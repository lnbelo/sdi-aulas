==> flow/design.v <==
`timescale 1ns/1ps
module shift_register #(parameter WIDTH = 8) (
    input wire clk,
    input wire rst_n,
    input wire load,
    input wire shift_en,
    input wire [WIDTH-1:0] parallel_in,
    input wire serial_in,
    output wire [WIDTH-1:0] parallel_out,
    output wire serial_out
);
    reg [WIDTH-1:0] shift_reg;
    always @(posedge clk or negedge rst_n) begin
        if (!rst_n) begin
            shift_reg <= {WIDTH{1'b1}};  
        end else if (load) begin
            shift_reg <= parallel_in;
        end else if (shift_en) begin
            shift_reg <= {serial_in, shift_reg[WIDTH-1:1]};
        end
    end
    assign parallel_out = shift_reg;
    assign serial_out = shift_reg[0];  
endmodule
`timescale 1ns/1ps
module tx (
    input wire clk,
    input wire rst_n,
    input wire start_tx,
    input wire [7:0] data_in,
    input wire parity_type,
    input wire parity_en,
    input wire stop_bits,
    input wire data_width,
    output wire serial_out,
    output wire parity_bit,
    output wire tx_done
);
    wire load_w;
    wire shift_en_w;
    wire reset_fd_w;
    wire stop_bit_done_w;
    reg [3:0] bit_counter;
    reg [3:0] total_bits;
    always @(*) begin
        total_bits = 1 + (data_width ? 8 : 7) + (parity_en ? 1 : 0) + (stop_bits ? 2 : 1);
    end
    always @(posedge clk or negedge rst_n) begin
        if (!rst_n) begin
            bit_counter <= 0;
        end else begin
            if (load_w) begin
                bit_counter <= 0;
            end else if (shift_en_w) begin
                bit_counter <= bit_counter + 1;
            end
        end
    end
    assign stop_bit_done_w = (bit_counter >= total_bits);
    tx_uc u_control_unit (
        .clk(clk),
        .rst_n(rst_n),
        .start_tx(start_tx),
        .stop_bit_done(stop_bit_done_w),
        .reset_fd(reset_fd_w), 
        .load(load_w),
        .shift_en(shift_en_w),
        .tx_done(tx_done)
    );
    tx_fd u_data_flow (
        .clk(clk),
        .rst_n(rst_n), 
        .load(load_w),
        .data_in(data_in),
        .shift_en(shift_en_w),
        .parity_type(parity_type),
        .parity_en(parity_en),
        .stop_bits(stop_bits),
        .data_width(data_width),
        .serial_out(serial_out),
        .parity_bit(parity_bit)
    );
endmodule
`timescale 1ns/1ps
module tx_fd(
    input wire clk,
    input wire rst_n,
    input wire load,
    input wire [7:0] data_in,
    input wire shift_en,
    input wire parity_type,
    input wire parity_en,
    input wire stop_bits,
    input wire data_width,
    output wire serial_out,
    output wire parity_bit
);
    localparam MAX_FRAME = 12;
    wire [7:0] payload = data_width ? data_in : {1'b0, data_in[6:0]};
    wire xor8_all = ^data_in; 
    wire p_bit = parity_type ? ~xor8_all : xor8_all;
    assign parity_bit = p_bit;
    reg [MAX_FRAME-1:0] frame;
    integer idx;  
    always @(*) begin
        frame = {MAX_FRAME{1'b1}};  
        idx = 0;
        frame[idx] = 1'b0;
        idx = idx + 1;
        if (data_width) begin  
            frame[idx +: 8] = payload;
            idx = idx + 8;
        end else begin         
            frame[idx +: 7] = payload[6:0];
            idx = idx + 7;
        end
        if (parity_en) begin
            frame[idx] = p_bit;
            idx = idx + 1;
        end
        frame[idx] = 1'b1;  
        if (stop_bits) begin
            idx = idx + 1;
            frame[idx] = 1'b1;  
        end
    end
    shift_register #(.WIDTH(MAX_FRAME)) sr (
        .clk(clk),
        .rst_n(rst_n),
        .load(load),
        .shift_en(shift_en),
        .parallel_in(frame),
        .serial_in(1'b1),  
        .parallel_out(),   
        .serial_out(serial_out)
    );
endmodule
`timescale 1ns/1ps
module tx_uc(
    input wire clk,
    input wire rst_n,
    input wire start_tx,
    input wire stop_bit_done,
    output reg reset_fd,
    output reg load,
    output reg shift_en,
    output reg tx_done
);
    localparam IDLE  = 2'b00;
    localparam LOAD  = 2'b01;
    localparam SHIFT = 2'b10;
    localparam DONE  = 2'b11;
    reg [1:0] state, next_state;
    always @(posedge clk or negedge rst_n) begin
        if (!rst_n) begin
            state <= IDLE;
        end else begin
            state <= next_state;
        end
    end
    always @(*) begin
        reset_fd = 1'b1;  
        load = 1'b0;
        shift_en = 1'b0;
        tx_done = 1'b0;
        next_state = state;
        case (state)
            IDLE: begin
                reset_fd = 1'b0;  
                if (start_tx) begin
                    reset_fd = 1'b1;  
                    next_state = LOAD;
                end
            end
            LOAD: begin
                load = 1'b1;  
                next_state = SHIFT;
            end
            SHIFT: begin
                shift_en = 1'b1;  
                if (stop_bit_done) begin
                    next_state = DONE;
                end
            end
            DONE: begin
                tx_done = 1'b1;  
                next_state = IDLE;
            end
        endcase
    end
endmodule
# Reports on tx
# Tool output for the design above, in the order of the flow.
# Line numbers count from 1 in the design file above.
# Operators carry their Yosys type and port widths (W data, S select, Z words).
# Library cell names are shortened.
# The mark -- stands for no value.
# inputs
top_module,tx
clk_port,clk
library,sky130hd
lib_corner,tt_025C_1v80

# Word level
# Yosys after proc, flatten, opt, wreduce and memory -nomap, before mapping. Memory bits, and registers merged into a memory's read port (data or address), are not among the register bits. Print and check cells are not counted. Equal cells are merged and count once.
# op_classes
shift,4
n_mux,20
add_sub_neg,9
n_logic,10
n_reduce_logical,7
n_cmp,1
eq_ne,5
# op_table
cell,count
$shift A1 B33 Y12 const A,3
$neg A32 Y33,3
$add A32 B2 Y32 const B,2
$mux W12,4
$and A12 B12 Y12,3
$or A12 B12 Y12,3
$not A12 Y12,3
$shift A1 B33 Y12,1
$mux W32,1
$mux W4,3
$reduce_or A3 Y1,3
$mux W9,1
$reduce_xor A8 Y1,1
$pmux W2 S4,1
$mux W8,1
$pmux W1 S2,3
$mux W2,3
$add A1 B4 Y4 const A,1
$eq A2 B2 Y1 const B,2
$ne A2 B2 Y1 const B,2
$add A4 B1 Y4,1
$add A4 B1 Y4 const B,1
$add A4 B2 Y4,1
$ge A4 B4 Y1,1
$mux W1,3
$eq A2 B1 Y1 const B,1
$logic_not A2 Y1,1
$reduce_and A2 Y1,1
# Other operator kinds: 2; their cells: 2.
# bits
in_bits,15
register_bits,18
wordCells,59

# Logic depth
# Yosys ltp: most cells in a row. Word level: on the elaborated netlist, between registers, memories and ports. Mapped: between sequential cells and ports; inverters and the memories' decode and read muxes count.
# logic_depth
word_depth,13
abc_area,0
mapped_depth,10
mapped_depth_nobuf,10

# Mapped cells and area
# Source: synth_stat.txt of the flow (Yosys; design flattened, memories mapped). It holds for the ABC_AREA given above (unset counts as 0); a run with the other value may have another netlist.
# Totals and module areas in this step are rounded.
# synth_totals
n_buf,2
seqArea_um2,464
cell_count,125
synth_area_um2,1230
flip_flops,18
# by_type
type,count
dfstp_2,11
dfrtp_1,7
ha_1,13
xnor2_1,6
o22ai_1,8
a21oi_1,9
a21o_1,5
nand2_1,10
nor2_1,10
a22o_1,4
inv_1,9
xnor2_2,2
o32ai_1,3
xor2_1,3
xnor3_2,1
fa_1,1
or3_1,3
o21ai_1,3
# Not listed: further types 15, cells in them 17.
# The figures by module come from a second, unflattened synthesis with its own total; it is not the netlist above.
# hier_totals
hier_cells,145
area_unflattened_um2,1430
# Each row is one instance without its submodules.
# modules
mod,mod_seq_area_um2,cells,n_inst,area_um2
shift_register #(WIDTH=12),315,52,1,573
tx,100,42,1,395
tx_fd,0.0,38,1,305
tx_uc,101,13,1,155

# Worst setup path after synthesis
# Source: OpenSTA report_checks on the synthesized netlist (no wires, ideal clock, input and output delay 20% of the period each), path of least setup slack; recovery checks are left aside. Register names are those of the netlist, which keeps one name where synthesis merged equal registers.
# synth_timing
path_type,input to register
from,input parity_en
to,register u_control_unit.state
driving_pins,10
delay_ns,2.033
clock_period_ns,2.4
input_delay_ns,0.480
arrival_time_ns,2.449
slack_ns,-0.113
path_buffers,0
synth_period_reached_ns,2.513
# "delay_ns" is the arrival time less input delay plus setup time.
# "driving_pins" counts driving pins, that of a launching flip-flop among them; a cell with two outputs on the path counts twice.
# "synth_period_reached_ns" is the clock period less the worst setup slack; recovery checks do not enter. This is arithmetic on one report: input and output delays are still those of the set period (20% each).
# Where an end lacks its bit number, it is one bit of the signal, or one of the new flip-flops if synthesis recoded a state register.
# synth_via
cell_sequence,inv_1 -> ha_1 -> ha_1 -> fa_1 -> inv_1 -> ha_1 -> a21o_1 -> a21o_1 -> a21oi_1 -> a21o_1
# synth_lines
item,line_no,text
"start, declared",32,"input wire parity_en,"
"end, assigned",156,state <= IDLE;
"end, assigned",158,state <= next_state;
"end, declared",153,"reg [1:0] state, next_state;"
# Chain of elaborated cells between the ends: none given.

# Timing after layout
# From the final timing report of job 1: the path of least setup slack in the routed layout; clock arrival at registers is part of the times.
# layout_timing
path_type,input to output
from,input data_in[7]
to,output parity_bit
path_buffers,2
driving_pins,5
arrival_time_ns,2.06
clock_period_ns,2.72
input_delay_ns,0.54
out_delay_ns,0.54
slack_ns,0.12
# Between the ends stands the longest chain of elaborated cells between them, by number of cells; it is not shown to be the way that was timed. Of several equally long chains one is given.
# A line is the first line of the expression or statement that the cell stems from. Yosys adds cells for indexed reads and writes and turns some case tables into memories.
# layout_via
cell_sequence,clkdlybuf4s50_1 -> xnor2_1 -> xnor3_2 -> xnor2_2 -> clkdlybuf4s15_1
elab_chain_cells,3
# layout_lines
item,line_no,text
"start, declared",30,"input wire [7:0] data_in,"
$reduce_xor A8 Y1,100,wire xor8_all = ^data_in;
$not A1 Y1,101,wire p_bit = parity_type ? ~xor8_all : xor8_all;
$mux W1,101,
"end, declared",36,"output wire parity_bit,"

# Settings and measured results of 2 stored flow runs for module tx (sky130hd), not sorted in any way. The constraints put input and output delay at 20% of the set period each and load the outputs with 0.01 pF.
# "worst_setup_path_time_ns": the worst setup path's part of the clock period (all of it between registers, 20% less for each end at a port) less its slack. A launch clock that arrives late makes it longer, a capture clock that arrives late makes it shorter.
# By "totalPower_w" is meant OpenSTA's value without simulated activity: inputs other than the clock are taken to toggle once in ten clock periods, and the tool carries that through the logic.
# The measured numbers are rounded.
# A setting shown as -- is not set for that run.
run,period_ns,CAP_MARGIN,CORE_MARGIN,CORE_UTILIZATION,SLEW_MARGIN,SETUP_SLACK_MARGIN,PLACE_DENSITY,CELL_PAD_IN_SITES_GLOBAL_PLACEMENT,CELL_PAD_IN_SITES_DETAIL_PLACEMENT,ABC_AREA,GPL_ROUTABILITY_DRIVEN,CTS_CLUSTER_SIZE,CTS_CLUSTER_DIAMETER,MAX_ROUTING_LAYER,finish.stdcell_area_um2,die_um2,finish.utilization_pct,totalPower_w,synthesis_area_um2,setup_ws_ns,final_hold_ws_ns,worst_setup_path_time_ns,path_kind
job 1,2.72,20,2,40,20,--,--,--,--,--,--,--,--,--,1570,3520,52.8,0.000609,1230,0.118,0.495,1.51,input to output
job 2,2.83,40,2,36,20,0.18,0.66,0,2,1,1,95,228,met5,1760,4330,48.0,0.00143,1380,0.194,0.465,2.07,input to register
